==> flow/design.v <==
module led_matrix_driver (clk, red_array, green_array, red_driver,
								  green_driver, row_sink);
	input            clk;
	input [7:0][7:0] red_array, green_array;  
	output reg [7:0] red_driver, green_driver, row_sink;
	reg [2:0] count;  
	always @(posedge clk)
		count <= count + 3'b001;
	always @(*)
		case (count)
			3'b000: row_sink = 8'b11111110;    
			3'b001: row_sink = 8'b11111101;
			3'b010: row_sink = 8'b11111011;
			3'b011: row_sink = 8'b11110111;
			3'b100: row_sink = 8'b11101111;
			3'b101: row_sink = 8'b11011111;
			3'b110: row_sink = 8'b10111111;
			3'b111: row_sink = 8'b01111111;    
		endcase
	assign red_driver = red_array[count];
	assign green_driver = green_array[count];
endmodule
# ---- Step by step through the tools: led_matrix_driver
# Tool output for the design above, in the order of the flow.
# Lines are those of the file above, counted from 1.
# Operators carry their Yosys type and port widths (W data, S select, Z words).
# Library cell names are shortened.
# A cell with - has no value.
dict set report design {
  top_module {led_matrix_driver}
  clk_port {clk}
  library {sky130hd}
  lib_corner {tt_025C_1v80}
}

# ---- Word-level counts
# Yosys after proc, flatten, opt, wreduce and memory -nomap, before mapping. Enables and synchronous resets that opt folds into registers are not counted as muxes. Print and check cells are not counted. Equal cells are merged and count once.
# Memory sizes are those after Yosys's memory passes, which may raise the word count (mostly to a power of two), join words into wider ones and drop unused or constant bits.
dict set report bits {
  regBits 3
  mem_bits_ro 64
  clocked_rd_ports_x_width 8
  mem_count 1
  input_bits 129
  output_inout_bits 24
  wordCells 5
}
dict set report op_classes {
  add_sub_neg 1
  shifts 2
}
# memory words width read_ports wr line_no
set mem_list {}
lappend mem_list {{(no name shown)} 8 8 1 0 10} ;# case (count)
# op count
set op_table {}
lappend op_table {{$shiftx A64 B7 Y8} 2}
lappend op_table {{$add A3 B1 Y3 const B} 1}

# ---- Logic depth
# Longest topological path by Yosys (ltp), each cell counted once; first at word level (registers and memories cut), then after technology mapping (sequential cells cut; the memories' decode and read muxes count).
dict set report depth {
  depth_word 1
  abc_area 0
  depth_mapped 5
  mapped_depth_nobuf 4
}

# ---- Synthesis result
# Yosys stat after the flow's synthesis: flattened, memories mapped to cells. It holds for the ABC_AREA given above (unset counts as 0); a run with the other value may have another netlist.
# cell_type count type_area_um2
set by_type {}
lappend by_type {mux4_1 24 630.605}
lappend by_type {dfxtp_1 11 220.211}
lappend by_type {mux2_2 16 180.173}
lappend by_type {mux4_2 8 180.173}
lappend by_type {ha_1 5 62.56}
lappend by_type {buf_6 4 45.043}
lappend by_type {nand2_1 8 30.029}
lappend by_type {buf_2 3 15.014}
lappend by_type {xnor2_1 1 8.758}
lappend by_type {inv_1 2 7.507}
lappend by_type {buf_1 1 3.754}
lappend by_type {clkbuf_1 1 3.754}
lappend by_type {inv_2 1 3.754}
dict set report mapped {
  mapped_cells 85
  yosys_area_um2 1391.3
  sequential_area_um2 220.2
  ffs 11
  buf_cells 9
}

# ---- Worst setup path after synthesis
# Source: OpenSTA report_checks on the synthesized netlist (no wires, ideal clock, input and output delay 20% of the period each), path of least setup slack; recovery checks are left aside. Register names are those of the netlist, which keeps one name where synthesis merged equal registers.
dict set report synth_path {
  path_type {reg2out}
  from {register count[0]}
  to {output port red_driver[1]}
  tclk_ns 2.16
  out_delay_ns 0.432
  launch_ns 0.000
  arrival_ns 1.487
  required_time_ns 1.728
  setup_slack_ns 0.241
  path_delay_ns 1.487
  path_stages 5
  path_buffers 2
  synth_period_reached_ns 1.919
}
# "path_delay_ns" = arrival - input delay + setup time.
# A path that ends at an output port has no setup time.
# "path_stages" counts driving pins, that of a launching flip-flop among them; a cell with two outputs on the path counts twice.
# "synth_period_reached_ns" is the clock period less the worst setup slack; recovery checks do not enter. This is arithmetic on one report: input and output delays are still those of the set period (20% each).
# Between the ends stands the longest chain of elaborated cells between them, by number of cells; it is not shown to be the way that was timed. Of several equally long chains one is given.
# A line is the first line of the expression or statement that the cell stems from. Yosys adds cells for indexed reads and writes and turns some case tables into memories.
dict set report synth_via {
  path_cell_list {dfxtp_1 > buf_6 > buf_6 > mux4_1 > mux2_2}
  elab_chain_cells 1
  cone_cells 1
  cone_lines 1
  classes_between {shift (1)}
}
# item line_no
set synth_lines {}
lappend synth_lines {{start: declaration} 6} ;# reg [2:0] count;
lappend synth_lines {{start: assignment} 8} ;# count <= count + 3'b001;
lappend synth_lines {{$shiftx A64 B7 Y8} 20} ;# assign red_driver = red_array[count];
lappend synth_lines {{end: declaration} 5} ;# output reg [7:0] red_driver, green_driver, row_sink;

# ---- Path in the finished layout
# From the final timing report of flow run A: the path of least setup slack in the routed layout; clock arrival at registers is part of the times.
dict set report layout_path {
  path_type {reg2out}
  from {register count[0]}
  to {output port green_driver[1]}
  tclk_ns 2.66
  out_delay_ns 0.53
  launch_ns 0.23
  arrival_ns 1.74
  required_time_ns 2.13
  setup_slack_ns 0.39
  path_stages 5
  path_buffers 2
}
# Between the ends stands the longest chain of elaborated cells between them, by number of cells; it is not shown to be the way that was timed. Of several equally long chains one is given.
dict set report layout_via {
  path_cell_list {dfxtp_4 > buf_4 > mux4_2 > mux2_4 > buf_6}
  elab_chain_cells 1
  cone_cells 1
  cone_lines 1
  classes_between {shift (1)}
}
# item line_no
set layout_lines {}
lappend layout_lines {{start: declaration} 6} ;# reg [2:0] count;
lappend layout_lines {{start: assignment} 8} ;# count <= count + 3'b001;
lappend layout_lines {{$shiftx A64 B7 Y8} 21} ;# assign green_driver = green_array[count];
lappend layout_lines {{end: declaration} 5} ;# output reg [7:0] red_driver, green_driver, row_sink;

# Record of 2 stored runs of the RTL-to-layout flow on led_matrix_driver, platform sky130hd. The runs are unordered. Constraints: input delay and output delay 20% of the set period each, output load 0.01 pF.
# By "period_less_ws_ns" is meant the clock period of the run minus its worst setup slack. This is arithmetic on one report: input and output delays are still those of the set period (20% each).
# "worstPathTime_ns" = time allowed to the worst setup path (clock period - input delay - output delay, where it has them) - its slack; a late launch clock adds to it, a late capture clock takes from it.
# By "fin_power_uw" is meant OpenSTA's value without simulated activity: inputs other than the clock are taken to toggle once in ten clock periods, and the tool carries that through the logic.
run="flow run A" settings period_ns=2.66 CORE_UTILIZATION=30 SETUP_SLACK_MARGIN=0.69 PLACE_DENSITY_LB_ADDON=0.01 CORE_MARGIN=3 CELL_PAD_IN_SITES_DETAIL_PLACEMENT=0 ABC_AREA=0 CTS_CLUSTER_SIZE=95 MIN_ROUTING_LAYER="met1" CAP_MARGIN=20 SLEW_MARGIN=20
run="flow run A" results setup_ws_ns=0.388 synth_chip_area_um2=1391.3 fin_power_uw=539.2 layout_utilization_pct=66.1 worstPathTime_ns=1.74 timing.worst_path_kind="reg2out" period_less_ws_ns=2.272 worst_hold_slack_ns=0.635 stdcell_area_um2=2919.1 tns_setup_ns=0.000 design_die_area_um2=5490.8
run="flow run B" settings period_ns=2.16 CORE_UTILIZATION=68 SETUP_SLACK_MARGIN=-0.21 PLACE_DENSITY_LB_ADDON=0.06 CORE_ASPECT_RATIO=1.75 CELL_PAD_IN_SITES_DETAIL_PLACEMENT=0 TNS_END_PERCENT=20 ABC_AREA=1 CTS_CLUSTER_SIZE=69 MIN_ROUTING_LAYER="met1" CAP_MARGIN=20 CORE_MARGIN=2 SLEW_MARGIN=20
run="flow run B" outcome="did not finish, placement stopped with FLW-0024"
